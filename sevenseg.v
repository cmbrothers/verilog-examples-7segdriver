==> flow/design.v <==
`timescale 1ms / 1us
module sevenseg(
    input CLK, RST, 
    input [3:0] I0, 
    input [3:0] I1, 
    input [3:0] I2, 
    input [3:0] I3, 
    input [3:0] I4, 
    input [3:0] I5,
    input [3:0] I6, 
    input [3:0] I7,
    output sA, sB, sC, sD, sE, sF, sG, DP,
    output [7:0] AN
    );
    reg [3:0] sseg;
    reg [6:0] seg_temp;
    reg [7:0] an_temp;
    reg [2:0] count;
        always @(posedge CLK or posedge RST)
            begin
                if(RST) begin
                    count <= 3'b0;
                end
                else begin
                    count = count + 1;
                end
            end
    always@(*)
      begin
        case (count)
            3'h0: 
             begin
                sseg = I0;
                an_temp = 8'b11111110;
             end
             3'h1:
              begin
                sseg = I1;
                an_temp = 8'b11111101;
              end
             3'h2:
              begin
                sseg = I2;
                an_temp = 8'b11111011;
              end
             3'h3:
              begin
                sseg = I3;
                an_temp = 8'b11110111;
              end
             3'h4:
              begin
                sseg = I4;
                an_temp = 8'b11101111;
              end
             3'h5:
              begin
                sseg = I5;
                an_temp = 8'b11011111;
              end
             3'h6:
              begin
                sseg = I6;
                an_temp = 8'b10111111;
              end
             3'h7:
              begin
                sseg = I7;
                an_temp = 8'b01111111;
              end
          endcase
      end
    assign AN = an_temp;
    always@(*)   
        case (sseg)
            4'h0: seg_temp = 7'b0000001;   
            4'h1: seg_temp = 7'b1001111;   
            4'h2: seg_temp = 7'b0010010;   
            4'h3: seg_temp = 7'b0000110;   
            4'h4: seg_temp = 7'b1001100;   
            4'h5: seg_temp = 7'b0100100;   
            4'h6: seg_temp = 7'b0100000;   
            4'h7: seg_temp = 7'b0001111;   
            4'h8: seg_temp = 7'b0000000;   
            4'h9: seg_temp = 7'b0001100;   
            4'ha: seg_temp = 7'b0001000;   
            4'hb: seg_temp = 7'b1100000;   
            4'hc: seg_temp = 7'b0110001;   
            4'hd: seg_temp = 7'b1000010;   
            4'he: seg_temp = 7'b0110000;   
            4'hf: seg_temp = 7'b0111000;   
            default: seg_temp = 7'b1111110;  
        endcase
    assign {sA, sB, sC, sD, sE, sF, sG} = seg_temp;
    assign DP = 1'b1;
endmodule
# Step by step through the tools: sevenseg
# Tool output for the design above, in the order of the flow.
# Line numbers count from 1 in the design file above.
# Operators: Yosys type, input widths -> output width; for muxes data width and select width s.
# The mark -- stands for no value.
# setup
top,sevenseg
clock,CLK
library,sky130hd
pvt_corner,tt_025C_1v80

# Word level
# Source: Yosys, flattened and elaborated, memories not mapped. Widths are those after wreduce; folded enables and synchronous resets count as part of the registers. Registers that Yosys merges into a memory's read port (data or address) are not register bits. Print and check cells do not count. Equal cells are merged and count once.
# Yosys's memory passes give these memory sizes; they may raise the number of words (mostly to a power of two), join words into wider ones and drop unused or constant bits.
# word_totals
regBits,3
latchBits,0
ramBits,0
romBits,112
clocked_rd_ports_x_width,0
n_memories,1
inputBits,34
elab_cells,13
# op_classes
n_addsub,1
n_mul,0
div_mod_pow,0
compare,0
equal,7
n_shift,0
muxes,2
logic,0
n_reduce_logical,1
# memory_table
name,size,word_bits,read_ports,write_ports,line_no,source
(name not given),16,7,1,0,75,case (sseg)
# ops
cell,count
$pmux 8 s8,1
$pmux 4 s8,1
$eq 3x3->1 const B,4
$eq 3x2->1 const B,2
$add 3x1->3 const B,1
$eq 3x1->1 const B,1
$logic_not 3->1,1

# Logic depth
# Yosys ltp: most cells in a row. Word level: on the elaborated netlist, between registers, memories and ports. Mapped: between sequential cells and ports; inverters and the memories' decode and read muxes count.
# logic_depth
word_depth,2
abc_area,0
mapped_depth,11
ltp_nobuf,10

# After synthesis
# The flow's flattened synthesis, as Yosys stat reports it; memories are mapped. The netlist is that of the ABC_AREA named above (0 if unset); the other value can give another one.
# Totals and module areas in this step are rounded.
# types
type,count,type_area_um2
sky130_fd_sc_hd__ha_1,13,162.656
sky130_fd_sc_hd__mux2_2,7,78.826
sky130_fd_sc_hd__dfrtp_1,3,75.072
sky130_fd_sc_hd__mux2i_1,7,70.067
sky130_fd_sc_hd__inv_1,11,41.29
sky130_fd_sc_hd__nand2_1,10,37.536
sky130_fd_sc_hd__a22o_1,4,35.034
sky130_fd_sc_hd__a221oi_4,1,26.275
sky130_fd_sc_hd__buf_6,2,22.522
sky130_fd_sc_hd__a31oi_4,1,21.27
sky130_fd_sc_hd__a211oi_4,1,20.019
sky130_fd_sc_hd__o21ai_0,4,20.019
sky130_fd_sc_hd__o22ai_1,3,18.768
sky130_fd_sc_hd__a221oi_2,1,15.014
sky130_fd_sc_hd__buf_4,2,15.014
sky130_fd_sc_hd__nor2_1,4,15.014
sky130_fd_sc_hd__a31oi_2,1,12.512
sky130_fd_sc_hd__nand2_4,1,11.261
# Other cell types: 23; their cells: 25.
# mapped
mapped_cells,101
synth_area_um2,882.1
seq_area_um2,75.1
ff_cells,3
buffers,6

# Path before layout
# OpenSTA on the mapped netlist: ideal clock, no wires. The path of least setup slack (recovery checks aside). Input and output delay are each 20% of the period. Register names are those of the netlist, which keeps one name where synthesis merged equal registers.
# synth_path
path_kind,reg2out
start,register count[2]
end,output port sA
tclk_ns,2.86
t_first_pin_ns,0.000
arrival_ns,2.402
required_time_ns,2.288
setup_slack_ns,-0.114
delay_ns,2.402
stages,11
period_less_setup_slack_ns,2.974
# "delay_ns" = arrival - input delay + setup time.
# A path that ends at an output port has no setup time.
# "stages": output pins that drive a net of the path, with the launching flip-flop's if there is one; two outputs of one cell count as two.
# "period_less_setup_slack_ns" is the clock period less the worst setup slack; recovery checks do not enter. This is arithmetic on one report: input and output delays are still those of the set period (20% each).
# The rows between start and end are the longest chain of elaborated cells between them; the timing report does not say that the signal goes this way. Where chains are equally long, one stands for them.
# Each line given opens the expression or statement behind the cell; cells for indexed reads and writes are added by Yosys, which also makes memories of some case tables.
# The chain passes a memory read, where the word-level depth is cut; so it can be longer than that depth.
# synth_between
path_cell_list,sky130_fd_sc_hd__dfrtp_1 sky130_fd_sc_hd__buf_6 sky130_fd_sc_hd__inv_1 sky130_fd_sc_hd__ha_1 sky130_fd_sc_hd__a211oi_4 sky130_fd_sc_hd__nand2_4 sky130_fd_sc_hd__o21ai_0 sky130_fd_sc_hd__inv_1 sky130_fd_sc_hd__ha_1 sky130_fd_sc_hd__and3b_1 sky130_fd_sc_hd__a221o_1
elab_chain_len,3
cells_between,10
lines_between,2
cone_classes,eq/ne: 7; mux: 1; reduce/logical: 1; memory: 1
# synth_lines
element,line_no,source
from (decl),18,reg [2:0] count;
from (assign),22,count <= 3'b0;
from (assign),25,count = count + 1;
$eq 3x3->1,30,case (count)
$pmux 4 s8,30,
$mem_v2 16x7,75,case (sseg)
to (decl),12,"output sA, sB, sC, sD, sE, sF, sG, DP,"
# Nets of the timed path that keep an RTL name, with a line that drives or declares them; the list need not be complete.
# synth_named_nets
net,line_no
AN[0],30

# Worst path after layout
# From the final timing report of stored run 1: the path of least setup slack in the routed layout; clock arrival at registers is part of the times.
# layout_path
path_kind,in2out
start,input port I2[0]
end,output port sB
tclk_ns,3.31
t_first_pin_ns,0.66
arrival_ns,2.64
required_time_ns,2.65
setup_slack_ns,0.00
stages,9
# The rows between start and end are the longest chain of elaborated cells between them; the timing report does not say that the signal goes this way. Where chains are equally long, one stands for them.
# The chain passes a memory read, where the word-level depth is cut; so it can be longer than that depth.
# layout_between
path_cell_list,sky130_fd_sc_hd__clkdlybuf4s50_1 sky130_fd_sc_hd__mux2_2 sky130_fd_sc_hd__a221oi_2 sky130_fd_sc_hd__a31oi_4 sky130_fd_sc_hd__inv_2 sky130_fd_sc_hd__ha_1 sky130_fd_sc_hd__o21ai_1 sky130_fd_sc_hd__mux2i_1 sky130_fd_sc_hd__dlygate4sd2_1
elab_chain_len,2
cells_between,2
lines_between,2
cone_classes,mux: 1; memory: 1
# layout_lines
element,line_no,source
from (decl),6,"input [3:0] I2,"
$pmux 4 s8,30,case (count)
$mem_v2 16x7,75,case (sseg)
to (decl),12,"output sA, sB, sC, sD, sE, sF, sG, DP,"

# Flow runs of sevenseg

Below are 2 stored runs of the flow (Yosys, OpenROAD; platform sky130hd) on sevenseg, each with its settings and what was measured, unordered. Constraints: input delay and output delay 20% of the set period each, output load 0.01 pF.
"period_reached_ns": clock period set for the run, less the worst setup slack. It is reckoned from that one timing run; input and output delays stay at 20% of the period that was set.
"power.total_uw" rests on the timing tool's default activity at the inputs, not on a simulated workload.
The results are shown rounded.

Stored run 1, flow files:
==> flow/run.sh <==
#!/bin/bash
# the make line also repeats the synthesis and layout settings of config.mk as NAME=value (left out here)
make -C /OpenROAD-flow-scripts/flow DESIGN_CONFIG=/design/flow/config.mk WORK_HOME=/design/flow/orfs CLKGATE_MAP_FILE= finish
==> flow/config.mk <==
export PLATFORM = sky130hd
export DESIGN_NAME = sevenseg
export DESIGN_NICKNAME = sevenseg
export VERILOG_FILES = /design/flow/design.v
export SDC_FILE = /design/flow/constraint.sdc
export NUM_CORES = 4
export LEC_CHECK = 0
export CAP_MARGIN = 20
export CORE_MARGIN = 2
export CORE_UTILIZATION = 40
export SETUP_SLACK_MARGIN = -0.1
export SLEW_MARGIN = 20
==> flow/constraint.sdc <==
create_clock -name core_clock -period 3.31 [get_ports {CLK}]
set_input_delay 0.6620 -clock core_clock [delete_from_list [all_inputs] [get_ports {CLK}]]
set_output_delay 0.6620 -clock core_clock [all_outputs]
set_load 0.01 [all_outputs]

==> results of stored run 1, as CSV <==
result,value
yosys.chip_area_um2,882.1
power.total_uw,211.5
final_die_area_um2,2597
cell_area_final_um2,1693
period_reached_ns,3.307
setup_ws_ns,0.003

Stored run 2, flow files:
==> flow/run.sh <==
#!/bin/bash
# the make line also repeats the synthesis and layout settings of config.mk as NAME=value (left out here)
make -C /OpenROAD-flow-scripts/flow DESIGN_CONFIG=/design/flow/config.mk WORK_HOME=/design/flow/orfs CLKGATE_MAP_FILE= finish
==> flow/config.mk <==
export PLATFORM = sky130hd
export DESIGN_NAME = sevenseg
export DESIGN_NICKNAME = sevenseg
export VERILOG_FILES = /design/flow/design.v
export SDC_FILE = /design/flow/constraint.sdc
export NUM_CORES = 4
export LEC_CHECK = 0
export ABC_AREA = 0
export CAP_MARGIN = 20
export CELL_PAD_IN_SITES_DETAIL_PLACEMENT = 0
export CELL_PAD_IN_SITES_GLOBAL_PLACEMENT = 1
export CORE_ASPECT_RATIO = 0.94
export CORE_MARGIN = 2
export CORE_UTILIZATION = 21
export GPL_ROUTABILITY_DRIVEN = 1
export MAX_ROUTING_LAYER = met5
export PLACE_DENSITY_LB_ADDON = 0.04
export SLEW_MARGIN = 20
==> flow/constraint.sdc <==
create_clock -name core_clock -period 3.68 [get_ports {CLK}]
set_input_delay 0.7360 -clock core_clock [delete_from_list [all_inputs] [get_ports {CLK}]]
set_output_delay 0.7360 -clock core_clock [all_outputs]
set_load 0.01 [all_outputs]

==> results of stored run 2, as CSV <==
result,value
yosys.chip_area_um2,882.1
power.total_uw,225.1
final_die_area_um2,4735
cell_area_final_um2,1632
period_reached_ns,3.556
setup_ws_ns,0.124
